==> flow/design.v <==
module FIR_Kaiser_25Taps_LP_0d125_CSDMult_p000157335600574
(
    input [11:0] in,
    output [11:0] out
);
    wire [11:0] shiftSign = (in[11] == 1'b0)? 12'b0 : - 12'b1;
    assign out = 12'b0;
endmodule
module FIR_Kaiser_25Taps_LP_0d125_CSDMult_p000657966241498
(
    input [11:0] in,
    output [11:0] out
);
    wire [11:0] shiftSign = (in[11] == 1'b0)? 12'b0 : - 12'b1;
    assign out = + {shiftSign[11:1], in[11:11]};
endmodule
module FIR_Kaiser_25Taps_LP_0d125_CSDMult_p001348378900551
(
    input [11:0] in,
    output [11:0] out
);
    wire [11:0] shiftSign = (in[11] == 1'b0)? 12'b0 : - 12'b1;
    assign out = + {shiftSign[11:2], in[11:10]};
endmodule
module FIR_Kaiser_25Taps_LP_0d125_CSDMult_p001574013167120
(
    input [11:0] in,
    output [11:0] out
);
    wire [11:0] shiftSign = (in[11] == 1'b0)? 12'b0 : - 12'b1;
    assign out = + {shiftSign[11:3], in[11:9]} - {shiftSign[11:1], in[11:11]};
endmodule
module FIR_Kaiser_25Taps_LP_0d125_CSDMult_p005213441418913
(
    input [11:0] in,
    output [11:0] out
);
    wire [11:0] shiftSign = (in[11] == 1'b0)? 12'b0 : - 12'b1;
    assign out = + {shiftSign[11:4], in[11:8]} + {shiftSign[11:2], in[11:10]};
endmodule
module FIR_Kaiser_25Taps_LP_0d125_CSDMult_p015833736420368
(
    input [11:0] in,
    output [11:0] out
);
    wire [11:0] shiftSign = (in[11] == 1'b0)? 12'b0 : - 12'b1;
    assign out = + {shiftSign[11:6], in[11:6]};
endmodule
module FIR_Kaiser_25Taps_LP_0d125_CSDMult_p032709156492843
(
    input [11:0] in,
    output [11:0] out
);
    wire [11:0] shiftSign = (in[11] == 1'b0)? 12'b0 : - 12'b1;
    assign out = + {shiftSign[11:7], in[11:5]} + {shiftSign[11:2], in[11:10]};
endmodule
module FIR_Kaiser_25Taps_LP_0d125_CSDMult_p054989358624542
(
    input [11:0] in,
    output [11:0] out
);
    wire [11:0] shiftSign = (in[11] == 1'b0)? 12'b0 : - 12'b1;
    assign out = + {shiftSign[11:8], in[11:4]} - {shiftSign[11:5], in[11:7]};
endmodule
module FIR_Kaiser_25Taps_LP_0d125_CSDMult_p079821695477339
(
    input [11:0] in,
    output [11:0] out
);
    wire [11:0] shiftSign = (in[11] == 1'b0)? 12'b0 : - 12'b1;
    assign out = ({shiftSign[11:8], in[11:4]} + {shiftSign[11:6], in[11:6]}) + ({shiftSign[11:3], in[11:9]} - {shiftSign[11:1], in[11:11]});
endmodule
module FIR_Kaiser_25Taps_LP_0d125_CSDMult_p102795614600693
(
    input [11:0] in,
    output [11:0] out
);
    wire [11:0] shiftSign = (in[11] == 1'b0)? 12'b0 : - 12'b1;
    assign out = ({shiftSign[11:9], in[11:3]} - {shiftSign[11:7], in[11:5]}) + ({shiftSign[11:5], in[11:7]} + {shiftSign[11:2], in[11:10]});
endmodule
module FIR_Kaiser_25Taps_LP_0d125_CSDMult_p119098010057580
(
    input [11:0] in,
    output [11:0] out
);
    wire [11:0] shiftSign = (in[11] == 1'b0)? 12'b0 : - 12'b1;
    assign out = ({shiftSign[11:9], in[11:3]} - {shiftSign[11:5], in[11:7]}) + ({shiftSign[11:3], in[11:9]} - {shiftSign[11:1], in[11:11]});
endmodule
module FIR_Kaiser_25Taps_LP_0d125_CSDMult_p125000000000000
(
    input [11:0] in,
    output [11:0] out
);
    wire [11:0] shiftSign = (in[11] == 1'b0)? 12'b0 : - 12'b1;
    assign out = + {shiftSign[11:9], in[11:3]};
endmodule
module FIR_Kaiser_25Taps_LP_0d125
(
    input Clock,
    input ClkEn,
    input AsyncRst,
    input signed [11:0] In,
    output reg signed [11:0] Out
);
    reg signed [11:0] delay[23:0];
    wire signed [11:0] prod_0p000157335600574;
    wire signed [11:0] prod_0p000657966241498;
    wire signed [11:0] prod_0p001348378900551;
    wire signed [11:0] prod_0p001574013167120;
    wire signed [11:0] prod_0p005213441418913;
    wire signed [11:0] prod_0p015833736420368;
    wire signed [11:0] prod_0p032709156492843;
    wire signed [11:0] prod_0p054989358624542;
    wire signed [11:0] prod_0p079821695477339;
    wire signed [11:0] prod_0p102795614600693;
    wire signed [11:0] prod_0p119098010057580;
    wire signed [11:0] prod_0p125000000000000;
    FIR_Kaiser_25Taps_LP_0d125_CSDMult_p000157335600574 mult0p000157335600574(In, prod_0p000157335600574);
    FIR_Kaiser_25Taps_LP_0d125_CSDMult_p000657966241498 mult0p000657966241498(In, prod_0p000657966241498);
    FIR_Kaiser_25Taps_LP_0d125_CSDMult_p001348378900551 mult0p001348378900551(In, prod_0p001348378900551);
    FIR_Kaiser_25Taps_LP_0d125_CSDMult_p001574013167120 mult0p001574013167120(In, prod_0p001574013167120);
    FIR_Kaiser_25Taps_LP_0d125_CSDMult_p005213441418913 mult0p005213441418913(In, prod_0p005213441418913);
    FIR_Kaiser_25Taps_LP_0d125_CSDMult_p015833736420368 mult0p015833736420368(In, prod_0p015833736420368);
    FIR_Kaiser_25Taps_LP_0d125_CSDMult_p032709156492843 mult0p032709156492843(In, prod_0p032709156492843);
    FIR_Kaiser_25Taps_LP_0d125_CSDMult_p054989358624542 mult0p054989358624542(In, prod_0p054989358624542);
    FIR_Kaiser_25Taps_LP_0d125_CSDMult_p079821695477339 mult0p079821695477339(In, prod_0p079821695477339);
    FIR_Kaiser_25Taps_LP_0d125_CSDMult_p102795614600693 mult0p102795614600693(In, prod_0p102795614600693);
    FIR_Kaiser_25Taps_LP_0d125_CSDMult_p119098010057580 mult0p119098010057580(In, prod_0p119098010057580);
    FIR_Kaiser_25Taps_LP_0d125_CSDMult_p125000000000000 mult0p125000000000000(In, prod_0p125000000000000);
    always@(posedge Clock or posedge AsyncRst)
    begin
        if(AsyncRst)
        begin
            Out <= 1'b0;
            delay[0] <= 1'b0;
            delay[1] <= 1'b0;
            delay[2] <= 1'b0;
            delay[3] <= 1'b0;
            delay[4] <= 1'b0;
            delay[5] <= 1'b0;
            delay[6] <= 1'b0;
            delay[7] <= 1'b0;
            delay[8] <= 1'b0;
            delay[9] <= 1'b0;
            delay[10] <= 1'b0;
            delay[11] <= 1'b0;
            delay[12] <= 1'b0;
            delay[13] <= 1'b0;
            delay[14] <= 1'b0;
            delay[15] <= 1'b0;
            delay[16] <= 1'b0;
            delay[17] <= 1'b0;
            delay[18] <= 1'b0;
            delay[19] <= 1'b0;
            delay[20] <= 1'b0;
            delay[21] <= 1'b0;
            delay[22] <= 1'b0;
            delay[23] <= 1'b0;
        end
        else if(ClkEn)
        begin
            Out <= delay[0] - prod_0p000157335600574;
            delay[0] <= delay[1] - prod_0p000657966241498;
            delay[1] <= delay[2] - prod_0p001348378900551;
            delay[2] <= delay[3] - prod_0p001574013167120;
            delay[3] <= delay[4];
            delay[4] <= delay[5] + prod_0p005213441418913;
            delay[5] <= delay[6] + prod_0p015833736420368;
            delay[6] <= delay[7] + prod_0p032709156492843;
            delay[7] <= delay[8] + prod_0p054989358624542;
            delay[8] <= delay[9] + prod_0p079821695477339;
            delay[9] <= delay[10] + prod_0p102795614600693;
            delay[10] <= delay[11] + prod_0p119098010057580;
            delay[11] <= delay[12] + prod_0p125000000000000;
            delay[12] <= delay[13] + prod_0p119098010057580;
            delay[13] <= delay[14] + prod_0p102795614600693;
            delay[14] <= delay[15] + prod_0p079821695477339;
            delay[15] <= delay[16] + prod_0p054989358624542;
            delay[16] <= delay[17] + prod_0p032709156492843;
            delay[17] <= delay[18] + prod_0p015833736420368;
            delay[18] <= delay[19] + prod_0p005213441418913;
            delay[19] <= delay[20];
            delay[20] <= delay[21] - prod_0p001574013167120;
            delay[21] <= delay[22] - prod_0p001348378900551;
            delay[22] <= delay[23] - prod_0p000657966241498;
            delay[23] <=  - prod_0p000157335600574;
        end
    end
endmodule
## From RTL to reports: FIR_Kaiser_25Taps_LP_0d125

The steps from the RTL of FIR_Kaiser_25Taps_LP_0d125 to its reports follow in flow order.
Lines are those of the file above, counted from 1.
Library cell names are shortened.
The mark -- stands for no value.

| inputs | value |
|---|---|
| design top | FIR_Kaiser_25Taps_LP_0d125 |
| clock | Clock |
| standard-cell library | sky130hd |
| timing corner | tt_025C_1v80 |

## Elaborated design

Yosys after proc, flatten, opt, wreduce and memory -nomap, before mapping. Print and check cells are not counted. Equal cells are merged and count once.

| cells by class | value |
|---|---|
| multiplexer cells | 1 |
| shift operators | 0 |
| bitwise operators | 0 |
| $lt $le $gt $ge | 0 |
| multiply operators | 0 |
| reduce/logical cells | 0 |
| add/sub/neg operators | 32 |
| eq/ne operators | 0 |
| div/mod/pow operators | 0 |

Operator list:

| kind | count |
|---|---|
| 12-bit adder | 22 |
| 12-bit subtractor | 9 |
| 1-bit by 12-bit subtractor with 12-bit output with constant A | 1 |
| 12-bit 2-to-1 mux | 1 |

| word-level totals | value |
|---|---|
| memory bits (writable) | 0 |
| input port bits | 15 |
| register bits after elaboration | 288 |
| word width x clocked read ports | 0 |
| bits in read-only memories | 0 |
| word-level cells | 57 |
| memories | 0 |
| latch bits | 0 |
| output and inout port bits | 12 |

## Longest topological paths

Yosys ltp: most cells in a row. Word level: on the elaborated netlist, between registers, memories and ports. Mapped: between sequential cells and ports; inverters and the memories' decode and read muxes count.

| logic depth | value |
|---|---|
| depth in word-level cells | 4 |
| ABC_AREA | 0 |
| depth in mapped cells | 22 |
| mapped depth without buffers | 22 |

## Mapped cells and area

Source: synth_stat.txt of the flow (Yosys; design flattened, memories mapped). It holds for the ABC_AREA given above (unset counts as 0); a run with the other value may have another netlist.

Cells by type:

| cell | count | total area (sq um) |
|---|---|---|
| dfrtp_1 | 273 | 6.83E+03 |
| ha_1 | 258 | 3.23E+03 |
| mux2_2 | 160 | 1.8E+03 |
| xnor2_1 | 145 | 1.27E+03 |
| fa_1 | 47 | 940.902 |
| a21oi_1 | 142 | 710.682 |
| nor2_1 | 163 | 611.837 |
| o21ai_0 | 111 | 555.533 |
| a21o_1 | 64 | 480.461 |
| inv_1 | 118 | 442.925 |
| nor3_1 | 76 | 380.365 |
| nand2_1 | 100 | 375.36 |
| o21a_1 | 49 | 367.853 |
| xor2_1 | 39 | 341.578 |
| a211oi_1 | 35 | 262.752 |
| o21bai_1 | 31 | 232.723 |
| clkbuf_1 | 49 | 183.926 |
| o31ai_1 | 24 | 180.173 |

Not listed: further types 54, cells in them 241.

| synthesis totals | value |
|---|---|
| mapped area | 21020.2 sq um |
| cells in the netlist | 2125 |
| sequential area | 6831.6 sq um |
| buffer cells | 58 |
| flip-flops | 273 |

By module: a second synthesis without flattening, with its own total; a netlist apart from the flattened one above.

| second synthesis, totals | value |
|---|---|
| cell total of the unflattened synthesis | 2669 |
| area total of the unflattened synthesis | 25493.2 sq um |

Each row is one instance without its submodules.

Modules:

| module | seq. area (sq um) | times used | cells | area (sq um) |
|---|---|---|---|---|
| FIR_Kaiser_25Taps_LP_0d125 | 7507.2 | 1 | 2250 | 22066.2 |
| FIR_Kaiser_25Taps_LP_0d125_CSDMult_p102795614600693 | 0.0 | 1 | 93 | 789.5 |
| FIR_Kaiser_25Taps_LP_0d125_CSDMult_p119098010057580 | 0.0 | 1 | 82 | 694.4 |
| FIR_Kaiser_25Taps_LP_0d125_CSDMult_p079821695477339 | 0.0 | 1 | 74 | 658.1 |
| FIR_Kaiser_25Taps_LP_0d125_CSDMult_p054989358624542 | 0.0 | 1 | 41 | 291.5 |
| FIR_Kaiser_25Taps_LP_0d125_CSDMult_p032709156492843 | 0.0 | 1 | 33 | 269.0 |
| FIR_Kaiser_25Taps_LP_0d125_CSDMult_p005213441418913 | 0.0 | 1 | 20 | 155.1 |
| FIR_Kaiser_25Taps_LP_0d125_CSDMult_p001574013167120 | 0.0 | 1 | 15 | 115.1 |
| FIR_Kaiser_25Taps_LP_0d125_CSDMult_p000157335600574 | 0.0 | 1 | 13 | 93.8 |
| FIR_Kaiser_25Taps_LP_0d125_CSDMult_p000657966241498 | 0.0 | 1 | 12 | 90.1 |
| FIR_Kaiser_25Taps_LP_0d125_CSDMult_p001348378900551 | 0.0 | 1 | 12 | 90.1 |
| FIR_Kaiser_25Taps_LP_0d125_CSDMult_p015833736420368 | 0.0 | 1 | 12 | 90.1 |
| FIR_Kaiser_25Taps_LP_0d125_CSDMult_p125000000000000 | 0.0 | 1 | 12 | 90.1 |

## Timing after synthesis

OpenSTA on the mapped netlist: ideal clock, no wires. The path of least setup slack (recovery checks aside). Input and output delay are each 20% of the period. Register names are those of the netlist, which keeps one name where synthesis merged equal registers.

| timing path post-synthesis | value |
|---|---|
| path type | input port to flip-flop |
| start | in In[9] |
| end | reg delay[14][11] |
| time at the first pin | 1.190 ns |
| data required time | 5.825 ns |
| setup slack | 0.206 ns |
| input delay | 1.190 ns |
| clock period | 5.95 ns |
| path buffers | 0 |
| path delay | 4.554 ns |
| stages on the path | 22 |
| setup time | 0.125 ns |
| data arrival time | 5.619 ns |
| synthesis period reached | 5.744 ns |

"path delay" = arrival - input delay + setup time.
"stages on the path": output pins that drive a net of the path, with the launching flip-flop's if there is one; two outputs of one cell count as two.
"synthesis period reached" = period - worst setup slack (recovery checks aside). The figure is calculated, with input and output delays left at 20% of the set period.
The rows between start and end are the longest chain of elaborated cells between them; the timing report does not say that the signal goes this way. Where chains are equally long, one stands for them.
Each line given opens the expression or statement behind the cell; cells for indexed reads and writes are added by Yosys, which also makes memories of some case tables.

| on the way, post-synthesis | value |
|---|---|
| cell sequence | inv_1 -> ha_1 -> inv_1 -> fa_1 -> inv_1 -> fa_1 -> inv_1 -> ha_1 -> fa_1 -> a211oi_1 -> nor2_1 -> o31a_1 -> o21ai_0 -> xor2_1 -> ha_1 -> inv_1 -> o21ai_0 -> a21oi_1 -> o21ai_0 -> xor2_1 -> xnor2_1 -> mux2_2 |
| length of the longest elaborated chain | 3 |
| elaborated cells between the ends (all ways) | 4 |
| classes of those cells | add/sub: 4 |

Ends and longest elaborated chain, post-synthesis:

| what | line | source |
|---|---|---|
| start, declared | 102 | `input signed [11:0] In,` |
| 12-bit subtractor | 71 | `assign out = ({shiftSign[11:8], in[11:4]} + {shiftSign[11:6], in[11:6]}) + ({shiftSign[11:3], in[11:9]} - {shi ...` |
| 12-bit adder | 71 |  |
| 12-bit adder | 177 | `delay[14] <= delay[15] + prod_0p079821695477339;` |
| end, assigned | 149 | `delay[14] <= 1'b0;` |
| end, assigned | 177 |  |
| end, declared | 105 | `reg signed [11:0] delay[23:0];` |

## Path in the finished layout

From the final timing report of flow run A: the path of least setup slack in the routed layout; clock arrival at registers is part of the times.

| timing path post-layout | value |
|---|---|
| path type | input port to flip-flop |
| start | in In[9] |
| end | reg delay[14][11] |
| path buffers | 2 |
| data arrival time | 8.16 ns |
| setup slack | 2.38 ns |
| setup time | 0.11 ns |
| clock period | 10.1 ns |
| time at the first pin | 2.02 ns |
| input delay | 2.02 ns |
| stages on the path | 24 |
| data required time | 10.54 ns |

The rows between start and end are the longest chain of elaborated cells between them; the timing report does not say that the signal goes this way. Where chains are equally long, one stands for them.

| on the way, post-layout | value |
|---|---|
| cell sequence | clkdlybuf4s50_1 -> buf_4 -> inv_1 -> ha_1 -> inv_1 -> fa_1 -> inv_1 -> fa_1 -> inv_1 -> ha_1 -> fa_1 -> a211oi_1 -> nor2_1 -> o31a_1 -> o21ai_0 -> xor2_1 -> ha_1 -> inv_1 -> o21ai_0 -> a21oi_1 -> o21ai_0 -> xor2_1 -> xnor2_1 -> mux2_2 |
| length of the longest elaborated chain | 3 |
| elaborated cells between the ends (all ways) | 4 |
| classes of those cells | add/sub: 4 |

Ends and longest elaborated chain, post-layout:

| what | line | source |
|---|---|---|
| start, declared | 102 | `input signed [11:0] In,` |
| 12-bit subtractor | 71 | `assign out = ({shiftSign[11:8], in[11:4]} + {shiftSign[11:6], in[11:6]}) + ({shiftSign[11:3], in[11:9]} - {shi ...` |
| 12-bit adder | 71 |  |
| 12-bit adder | 177 | `delay[14] <= delay[15] + prod_0p079821695477339;` |
| end, assigned | 149 | `delay[14] <= 1'b0;` |
| end, assigned | 177 |  |
| end, declared | 105 | `reg signed [11:0] delay[23:0];` |

Hand-over note for FIR_Kaiser_25Taps_LP_0d125

Record of 2 stored runs of the RTL-to-layout flow on FIR_Kaiser_25Taps_LP_0d125, platform sky130hd. The runs are unordered. Constraints: input delay and output delay 20% of the set period each, output load 0.01 pF.
"achieved clock period": clock period set for the run, less the worst setup slack. It is reckoned from that one timing run; input and output delays stay at 20% of the period that was set.
"critical setup path time" is the time allowed to the run's worst setup path (the clock period less input and output delay, where it has them) less its slack. Clock arrival times count: a late capture clock shortens it, a late launch clock lengthens it.

#### Flow run A

| setting | value |
|---|---|
| period_ns | `10.1` |
| CORE_UTILIZATION | `70` |
| PLACE_DENSITY_LB_ADDON | `0.17` |
| TNS_END_PERCENT | `35` |
| CTS_CLUSTER_SIZE | `53` |
| CAP_MARGIN | `10` |
| CORE_MARGIN | `2` |
| SLEW_MARGIN | `20` |

| result | value |
|---|---|
| worst hold slack after layout | 0.484 ns |
| critical setup path time | 5.70 ns |
| kind of the worst setup path | input port to flip-flop |
| worst slack on setup checks | 2.380 ns |
| utilization after layout | 76.1 % |
| total negative slack | 0.000 ns |
| die area | 31431.7 sq um |
| standard-cell area after layout | 22565.4 sq um |
| achieved clock period | 7.720 ns |
| chip area in the Yosys report | 21020.2 sq um |

#### Flow run B

| setting | value |
|---|---|
| period_ns | `11.0` |
| CORE_UTILIZATION | `59` |
| PLACE_DENSITY_LB_ADDON | `0.19` |
| HOLD_SLACK_MARGIN | `0.15` |
| CORE_MARGIN | `7` |
| TNS_END_PERCENT | `60` |
| ABC_AREA | `0` |
| CAP_MARGIN | `20` |
| SLEW_MARGIN | `20` |

| result | value |
|---|---|
| chip area in the Yosys report | 21020.2 sq um |
| die area | 41107.6 sq um |
| achieved clock period | 7.600 ns |
| utilization after layout | 65.4 % |
| critical setup path time | 5.40 ns |
| kind of the worst setup path | input port to flip-flop |
| total negative slack | 0.000 ns |
| worst slack on setup checks | 3.400 ns |
| worst hold slack after layout | 0.486 ns |
| standard-cell area after layout | 22764.3 sq um |

End of note.
