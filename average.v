==> flow/design.v <==
`timescale 1ns / 1ps
module average#(
     parameter DATA0_W=32,
     parameter DATA1_W=32,
     parameter DATA2_W=32,
     parameter DATA3_W=32,
     parameter AVE_NUM=8,
     parameter AVE_W=3
)(
     input clk,
     input [DATA0_W-1:0]data_in0,
     input [DATA1_W-1:0]data_in1,
     input [DATA2_W-1:0]data_in2,
     input [DATA3_W-1:0]data_in3, 
     input data0_en,
     input data1_en,
     input data2_en,
     input data3_en,
     output [DATA0_W-1:0]data_out0,
     output [DATA1_W-1:0]data_out1,
     (* mark_debug="true" *)output [DATA2_W-1:0]data_out2,
     (* mark_debug="true" *)output [DATA3_W-1:0]data_out3 
    );
    reg [DATA0_W-1:0] data_delay0[AVE_NUM-1:0];
    reg [DATA0_W-1:0] data_delay1[AVE_NUM-1:0];
    reg [DATA0_W-1:0] data_delay2[AVE_NUM-1:0];
    reg [DATA0_W-1:0] data_delay3[AVE_NUM-1:0];
    reg [DATA0_W-1+AVE_W:0]data0_sum;
    reg [DATA0_W-1+AVE_W:0]data1_sum;
    reg [DATA0_W-1+AVE_W:0]data2_sum;
    reg [DATA0_W-1+AVE_W:0]data3_sum;
    reg [DATA0_W-1+AVE_W:0]data0_summation;
    reg [DATA0_W-1+AVE_W:0]data1_summation;
    reg [DATA0_W-1+AVE_W:0]data2_summation;
    reg [DATA0_W-1+AVE_W:0]data3_summation; 
    reg[AVE_W:0] cnt0;
    reg[AVE_W:0] cnt1;
    reg[AVE_W:0] cnt2;
    reg[AVE_W:0] cnt3;
    always@(posedge clk)
      begin
        if(data0_en)
          begin
            if(cnt0<AVE_NUM)
              begin
                data0_sum<=data0_sum+data_in0;
                cnt0=cnt0+1;
              end
            else
              begin
                data0_sum<=0;
                data0_summation<=data0_sum;
                cnt0<=0;
              end
          end       
        else
          begin
            data0_summation<=data0_summation;
          end
      end
    always@(posedge clk)
        begin
          if(data1_en)
            begin
              if(cnt1<AVE_NUM)
                begin
                  data1_sum<=data1_sum+data_in1;
                  cnt1=cnt1+1;
                end
              else
                begin
                  data1_sum<=0;
                  data1_summation<=data1_sum;
                  cnt1<=0;
                end
            end       
          else
            begin
              data1_summation<=data1_summation;
            end
        end
    always@(posedge clk)
          begin
            if(data2_en)
              begin
                if(cnt2<AVE_NUM)
                  begin
                    data2_sum<=data2_sum+data_in2;
                    cnt2=cnt2+1;
                  end
                else
                  begin
                    data2_sum<=0;
                    data2_summation<=data2_sum;
                    cnt2<=0;
                  end
              end       
            else
              begin
                data2_summation<=data2_summation;
              end
          end
    always@(posedge clk)
            begin
              if(data3_en)
                begin
                  if(cnt3<AVE_NUM)
                    begin
                      data3_sum<=data3_sum+data_in3;
                      cnt3=cnt3+1;
                    end
                  else
                    begin
                      data3_sum<=0;
                      data3_summation<=data3_sum;
                      cnt3<=0;
                    end
                end       
              else
                begin
                  data3_summation<=data3_summation;
                end
            end
    assign data_out0=(data0_summation>>AVE_W);
    assign data_out1=(data1_summation>>AVE_W);
    assign data_out2=(data2_summation>>AVE_W);
    assign data_out3=(data3_summation>>AVE_W);
endmodule
* Tool chain data of average *
What the tools print for average, step after step.
Line numbers count from 1 in the design file above.
Operators: Yosys type, input widths -> output width; for muxes data width and select width s.
Library cell names are shortened.
The mark - stands for no value.

inputs
  design top = average
  clock = clk
  library = sky130hd
  corner = tt_025C_1v80

* Word level *
Yosys after proc, flatten, opt, wreduce and memory -nomap, before mapping. Enables and synchronous resets that opt folds into registers are not counted as muxes. Memory bits, and registers merged into a memory's read port (data or address), are not among the register bits. Print and check cells are not counted. Equal cells are merged and count once.

word-level totals
  register bits = 296
  latch bits = 0
  memory bits (writable) = 0
  bits in read-only memories = 0
  word width x clocked read ports = 0
  memories kept = 0
  input port bits = 133
  output and inout port bits = 128

cells by class
  add/sub/neg operators = 8
  multipliers = 0
  divide/modulo/power cells = 0
  order comparisons = 4
  equal/unequal tests = 0
  shifts and indexed selects = 0
  muxes and demuxes = 0
  bitwise gates (word level) = 4
  reduce/logical cells = 4

operator list
  kind                 number
  $add 35x32->35       4
  $add 4x1->4 const B  4
  $lt 4x4->1 const B   4
  $reduce_and 2->1     4
  $not 1->1            4

* Depth *
Depth = most cells in a row (Yosys ltp): at word level without a register or memory, in the mapped netlist without a sequential cell, where the memories' decode and read muxes count.

logic depth
  depth after elaboration = 3
  ABC_AREA = 0
  mapped depth = 12
  gate-level depth less buffers = 12

* Netlist *
The flow's flattened synthesis, as Yosys stat reports it; memories are mapped. The netlist is that of the ABC_AREA named above (0 if unset); the other value can give another one.

cells by type
  cell      number  area in all (um^2)
  edfxtp_1  284     8.53E+03
  ha_1      132     1.65E+03
  nor2_1    182     683.155
  a21oi_1   108     540.518
  a21o_1    70      525.504
  xnor2_1   59      516.746
  xor2_1    40      350.336
  o21ai_0   56      280.269
  nand2_1   64      240.23
  nor2b_1   36      225.216
  nand3_1   29      145.139
  inv_1     38      142.637
  nor3_1    28      140.134
  a211oi_1  17      127.622
  o21bai_1  17      127.622
  nand2b_1  19      118.864
  mux2_1    10      112.608
  a31oi_1   17      106.352

Other cell types: 60; their cells: 198.

synthesis totals
  standard cells after synthesis = 1404
  cell area after synthesis = 16106.7 um^2
  area of sequential cells = 8528.2 um^2
  mapped flip-flops = 284
  buffer cells = 34

* Timing after synthesis *
OpenSTA on the mapped netlist: ideal clock, no wires. The path of least setup slack (recovery checks aside). Input and output delay are each 20% of the period. Register names are those of the netlist, which keeps one name where synthesis merged equal registers.

timing path post-synthesis
  path kind = input to register
  start point = input port data_in3[0]
  end point = register data3_sum[22]
  period = 2.96 ns
  library setup time = 0.262 ns
  arrival time = 2.863 ns
  required time = 2.698 ns
  path slack = -0.165 ns
  delay of the path = 2.533 ns
  stages on the path = 12
  period reached after synthesis = 3.125 ns

"delay of the path" is the arrival time less input delay plus setup time.
"stages on the path" counts driving pins, that of a launching flip-flop among them; a cell with two outputs on the path counts twice.
"period reached after synthesis" = period - worst setup slack (recovery checks aside). The figure is calculated, with input and output delays left at 20% of the set period.
Between the ends stands the longest chain of elaborated cells between them, by number of cells; it is not shown to be the way that was timed. Of several equally long chains one is given.
Each line given opens the expression or statement behind the cell; cells for indexed reads and writes are added by Yosys, which also makes memories of some case tables.

on the way, post-synthesis
  cells stage by stage = ha_1 -> inv_1 -> fa_1 -> nor2b_4 -> o21ai_2 -> nand2b_1 -> a221o_1 -> o31a_1 -> a31o_1 -> a31o_1 -> a31oi_1 -> mux2_1
  cells in the longest elaborated chain = 1
  elaborated cells between the ends (all ways) = 1
  RTL lines with such cells = 1
  those cells by class = 1 x add/sub

RTL lines, path post-synthesis
  what             line  RTL
  start, declared  14    input [DATA3_W-1:0]data_in3,
  $add 35x32->35   109   data3_sum<=data3_sum+data_in3;
  end, assigned    109
  end, assigned    114   data3_sum<=0;
  end, declared    31    reg [DATA0_W-1+AVE_W:0]data3_sum;

* Timing after layout *
From the final timing report of job 1: the path of least setup slack in the routed layout; clock arrival at registers is part of the times.

timing path post-layout
  path kind = input to register
  start point = input port data_in2[0]
  end point = register data2_sum[34]
  period = 3.32 ns
  library setup time = 0.25 ns
  arrival time = 3.60 ns
  required time = 3.62 ns
  path slack = 0.01 ns
  stages on the path = 13

Between the ends stands the longest chain of elaborated cells between them, by number of cells; it is not shown to be the way that was timed. Of several equally long chains one is given.

on the way, post-layout
  cells stage by stage = clkdlybuf4s50_1 -> ha_1 -> inv_1 -> fa_1 -> nor2b_1 -> o31a_1 -> o2111ai_1 -> o211a_1 -> a31oi_2 -> a41oi_2 -> o221ai_2 -> nand3_1 -> mux2_1
  cells in the longest elaborated chain = 1
  elaborated cells between the ends (all ways) = 1
  RTL lines with such cells = 1
  those cells by class = 1 x add/sub

RTL lines, path post-layout
  what             line  RTL
  start, declared  13    input [DATA2_W-1:0]data_in2,
  $add 35x32->35   88    data2_sum<=data2_sum+data_in2;
  end, assigned    88
  end, assigned    93    data2_sum<=0;
  end, declared    30    reg [DATA0_W-1+AVE_W:0]data2_sum;

==> runs of average <==
Stored flow runs of average (2 of them; Yosys, OpenROAD, sky130hd). They differ in their settings and are not a sequence. Constraints: input delay and output delay 20% of the set period each, output load 0.01 pF.
"worst setup path time (ns)" = time allowed to the worst setup path (clock period - input delay - output delay, where it has them) - its slack; a late launch clock adds to it, a late capture clock takes from it.
By "finish__power__total" is meant OpenSTA's value without simulated activity: inputs other than the clock are taken to toggle once in ten clock periods, and the tool carries that through the logic.

settings of job 1
{
  "period_ns": 3.32,
  "CORE_UTILIZATION": 55,
  "SETUP_SLACK_MARGIN": -0.3,
  "PLACE_DENSITY_LB_ADDON": 0.18,
  "CORE_ASPECT_RATIO": 1.7,
  "SLEW_MARGIN": 30,
  "CAP_MARGIN": 20,
  "CORE_MARGIN": 2
}
report of job 1
yosys chip area after synthesis (um^2): 16106.7
finish__design__die__area: 30718.7
finish__design__instance__utilization: 0.7404
finish__timing__setup__ws: 0.015
finish__timing__setup__tns: 0.000
finish__timing__hold__ws: 0.457
finish__power__total: 1.355e-02
worst setup path time (ns): 2.64
worst setup path kind: input to register

settings of job 2
{
  "period_ns": 5.02,
  "CORE_UTILIZATION": 21,
  "PLACE_DENSITY_LB_ADDON": 0.2,
  "CELL_PAD_IN_SITES_GLOBAL_PLACEMENT": 3,
  "GPL_ROUTABILITY_DRIVEN": 0,
  "SLEW_MARGIN": 10,
  "MAX_ROUTING_LAYER": "met4",
  "CAP_MARGIN": 20,
  "CORE_MARGIN": 2
}
report of job 2
yosys chip area after synthesis (um^2): 16106.7
finish__design__die__area: 78930.1
finish__design__instance__utilization: 0.2794
finish__timing__setup__ws: 1.195
finish__timing__setup__tns: 0.000
finish__timing__hold__ws: 0.445
finish__power__total: 9.186e-03
worst setup path time (ns): 2.82
worst setup path kind: input to register
