==> flow/design.v <==
module iir_2nd
  #(
      parameter w = 32,
      parameter FW = 16,
      parameter real N0 = 1,
      parameter real N1 = 1,
      parameter real N2 = 1,
      parameter real D1 = 1,
      parameter real D2 = 1
    )(
      input clk,
      input en,
      input signed [w-1:0] in,
      output signed [w-1:0] out
    );
       reg signed [w-1:0] d[0:1];
    initial begin
        d[0] = 1'sb0;
        d[1] = 1'sb0;
    end 
    wire signed [w-1:0] n0 = (N0 * (2.0 **FW));
    wire signed [w-1:0] n1 = (N1 * (2.0 **FW));
    wire signed [w-1:0] n2 = (N2 * (2.0 **FW));
    wire signed [w-1:0] d1 = (D1 * (2.0 **FW));
    wire signed [w-1:0] d2 = (D2 * (2.0 **FW)); 
    wire signed [2*w-1:0] pn0l = n0 * in;
    wire signed [2*w-1:0] pn1l = n1 * in;
    wire signed [2*w-1:0] pn2l = n2 * in;
    wire signed [2*w-1:0] pd1l = d1 * out;
    wire signed [2*w-1:0] pd2l = d2 * out;
    wire signed [w-1:0] pn0 = pn0l >>> FW;
    wire signed [w-1:0] pn1 = pn1l >>> FW;
    wire signed [w-1:0] pn2 = pn2l >>> FW;
    wire signed [w-1:0] pd1 = pd1l >>> FW;
    wire signed [w-1:0] pd2 = pd2l >>> FW;
    assign out = (pn0 +d[0]);
    always@(posedge clk)begin
      if(en)
        begin
            d[0] <= pn1 - pd1 + d[1];
            d[1] <= pn2 - pd2; 
        end
    end
  endmodule
  module iir_filter#( parameter w = 32,
      parameter FW = 16)
  (
      input clk,
      input en,
      input signed [w-1:0] in,
      output signed [w-1:0] out
    );
    wire signed[w-1:0]out_s1;
    wire signed[w-1:0]out_s2;
   iir_2nd
      #(w,FW,1*0.99991114628907862,-2*0.99991114628907862,1*0.99991114628907862,-1.9998222846831752 ,0.99982230047313914
       )iir1(clk,en,in,out);  
  endmodule
# == Tool chain data of iir_filter ==
# The steps from the RTL of iir_filter to its reports follow in flow order.
# Line numbers count from 1 in the design file above.
# Operators: Yosys type, input widths -> output width; for muxes data width and select width s.
# Library cell names are shortened.
# The mark n/a stands for no value.
# setup
top,iir_filter
clock_port,clk
cell_library,sky130hd
pvt_corner,tt_025C_1v80

# == After elaboration ==
# Yosys after proc, flatten, opt, wreduce and memory -nomap, before mapping. Enables and synchronous resets that opt folds into registers are not counted as muxes. Print and check cells are not counted. Equal cells are merged and count once.
# bits
output_inout_bits,32
word_cells,10
regBits,64
in_bits,34
# op_classes
add_sub_neg,4
multipliers,4
# ops
operator,count
$mul 16x32->46 const A,2
$mul 16x32->47 const A,1
$mul 15x32->46 const A,1
$add 32x32->32,2
$sub 32x32->32,2

# == Longest topological paths ==
# Longest topological path by Yosys (ltp), each cell counted once; first at word level (registers and memories cut), then after technology mapping (sequential cells cut; the memories' decode and read muxes count).
# depth
depth_word,5
abc_area,0
mapped_depth,73
depth_no_buf,71

# == Synthesis result ==
# Yosys stat after the flow's synthesis: flattened, memories mapped to cells. It holds for the ABC_AREA given above (unset counts as 0); a run with the other value may have another netlist.
# synth_totals
mapped_cells,3791
seqArea_um2,1921.8
buffers,34
ff_cells,64
area_um2,35480.3
# by_type
cell,count,type_area_um2
fa_1,591,1.18E+04
ha_1,629,7.87E+03
inv_1,977,3.67E+03
xnor2_1,248,2.17E+03
edfxtp_1,64,1.92E+03
xor2_1,115,1.01E+03
a21o_1,112,840.806
a21oi_1,160,800.768
nor2_1,144,540.518
o21ai_0,93,465.446
nand2_1,118,442.925
o21a_1,52,390.374
nor2b_1,37,231.472
nand3_1,44,220.211
mux2_2,19,213.955
nand2b_1,33,206.448
or2_2,29,181.424
o21bai_1,24,180.173
# Other cell types: 63; their cells: 302.
# By module: a second synthesis without flattening, with its own total; a netlist apart from the flattened one above.
# unflattened
cells_unflattened,3790
hier_area_um2,35345.1
# Each row is one instance without its submodules.
# by_module
mod,instances,area_um2,mod_seq_area_um2,cells
iir_2nd,1,35345.1,1921.8,3790
iir_filter,1,0.0,0.0,0

# == Path before layout ==
# OpenSTA on the mapped netlist: ideal clock, no wires. The path of least setup slack (recovery checks aside). Input and output delay are each 20% of the period. Register names are those of the netlist, which keeps one name where synthesis merged equal registers.
# synth_timing
path_kind,input to register
start,input port in[6]
end,register iir1.d[1][31]
input_delay_ns,4.120
clock_period_ns,20.6
stages,72
setup_ns,0.260
path_slack_ns,0.229
arrival_ns,20.111
n_path_buf,2
required_time_ns,20.340
launch_ns,4.120
delay_ns,16.251
period_less_setup_slack_ns,20.371
# "delay_ns" = arrival - input delay + setup time.
# "stages": output pins that drive a net of the path, with the launching flip-flop's if there is one; two outputs of one cell count as two.
# "period_less_setup_slack_ns" = period - worst setup slack (recovery checks aside). The figure is calculated, with input and output delays left at 20% of the set period.
# Between the ends stands the longest chain of elaborated cells between them, by number of cells; it is not shown to be the way that was timed. Of several equally long chains one is given.
# Each line given opens the expression or statement behind the cell; cells for indexed reads and writes are added by Yosys, which also makes memories of some case tables.
# synth_between
path_cell_list,inv_1 -> fa_1 -> clkbuf_1 -> xor2_1 -> ha_1 -> o21bai_1 -> fa_1 -> inv_1 -> fa_1 -> inv_1 -> fa_1 -> inv_1 -> fa_1 -> inv_1 -> ha_1 -> nand3_1 -> a21boi_0 -> or3_1 -> (+36 left out) -> a21oi_1 -> nor2b_1 -> o21ai_0 -> nand2b_1 -> a21oi_1 -> xnor2_1 -> ha_1 -> a21o_1 -> a211oi_1 -> a21oi_1 -> o221ai_1 -> o21ai_0 -> or4_1 -> a31o_2 -> a21oi_1 -> xnor2_1 -> xnor3_1 -> xnor2_1
elab_chain_len,4
cone_cells,4
classes_between,add/sub (2); mul (2)
# synth_rtl
item,line_no,text
start: declaration,50,"input signed [w-1:0] in,"
$mul 16x32->47,26,wire signed [2*w-1:0] pn0l = n0 * in;
$add 32x32->32,36,assign out = (pn0 +d[0]);
$mul 15x32->46,30,wire signed [2*w-1:0] pd2l = d2 * out;
$sub 32x32->32,41,d[1] <= pn2 - pd2;
end: assignment,41,
end: declaration,16,reg signed [w-1:0] d[0:1];
# Nets of the timed path that keep an RTL name, with a line that drives or declares them; the list need not be complete.
# synth_nets
net,line_no
out[11],36

# == Path in the finished layout ==
# From the final timing report of run A: the path of least setup slack in the routed layout; clock arrival at registers is part of the times.
# layout_timing
path_kind,input to register
start,input port in[9]
end,register iir1.d[1][31]
setup_ns,0.25
required_time_ns,26.21
n_path_buf,2
path_slack_ns,3.63
stages,65
clock_period_ns,26.1
arrival_ns,22.57
launch_ns,5.22
input_delay_ns,5.22
# Between the ends stands the longest chain of elaborated cells between them, by number of cells; it is not shown to be the way that was timed. Of several equally long chains one is given.
# layout_between
path_cell_list,clkdlybuf4s50_1 -> clkinvlp_4 -> fa_2 -> xor2_1 -> ha_1 -> fa_1 -> fa_1 -> fa_1 -> inv_1 -> fa_1 -> inv_1 -> ha_1 -> a21boi_0 -> or3_1 -> a221o_1 -> a21oi_1 -> nor2b_1 -> o21a_1 -> (+29 left out) -> a21oi_2 -> nor2b_1 -> o21ai_2 -> nand2b_1 -> a21oi_2 -> xnor2_2 -> ha_1 -> a21o_1 -> a211oi_4 -> a21oi_1 -> o221ai_2 -> o21ai_1 -> or4_1 -> a31o_2 -> a21oi_1 -> xnor2_1 -> xnor3_1 -> xnor2_1
elab_chain_len,4
cone_cells,4
classes_between,add/sub (2); mul (2)
# layout_rtl
item,line_no,text
start: declaration,50,"input signed [w-1:0] in,"
$mul 16x32->47,26,wire signed [2*w-1:0] pn0l = n0 * in;
$add 32x32->32,36,assign out = (pn0 +d[0]);
$mul 15x32->46,30,wire signed [2*w-1:0] pd2l = d2 * out;
$sub 32x32->32,41,d[1] <= pn2 - pd2;
end: assignment,41,
end: declaration,16,reg signed [w-1:0] d[0:1];

# Measured results for iir_filter: 2 stored runs of the Yosys and OpenROAD flow on sky130hd. The settings differ; the order carries no meaning. The constraints put input and output delay at 20% of the set period each and load the outputs with 0.01 pF.
# "achievedPeriod_ns" is the run's clock period less its worst setup slack. It is reckoned from that one timing run; input and output delays stay at 20% of the period that was set.
# By "worstPathTime_ns" is meant the share of the clock period that the worst setup path is allowed (20% is reserved at inputs, 20% at outputs), minus its slack. Clock arrival times at its registers enter into it.
# A setting shown as - is not set for that run.
name,run A,run B
period_ns,26.1,22.6
CORE_UTILIZATION,20,23
SETUP_SLACK_MARGIN,2.8,-
PLACE_DENSITY_LB_ADDON,0.15,-
ABC_AREA,0,-
GPL_TIMING_DRIVEN,1,-
GPL_ROUTABILITY_DRIVEN,1,-
CTS_CLUSTER_SIZE,20,-
MAX_ROUTING_LAYER,met4,-
CAP_MARGIN,20,20
CORE_MARGIN,2,2
SLEW_MARGIN,20,20
achievedPeriod_ns,22.466,21.689
final_setup_ws_ns,3.634,0.911
design.die.area_um2,180787.0,157418.0
synth_chip_area_um2,35480.3,35480.3
layout_utilization_pct,22.8,25.8
worstPathTime_ns,17.25,17.17
worst_setup_path_type,input to register,input to register
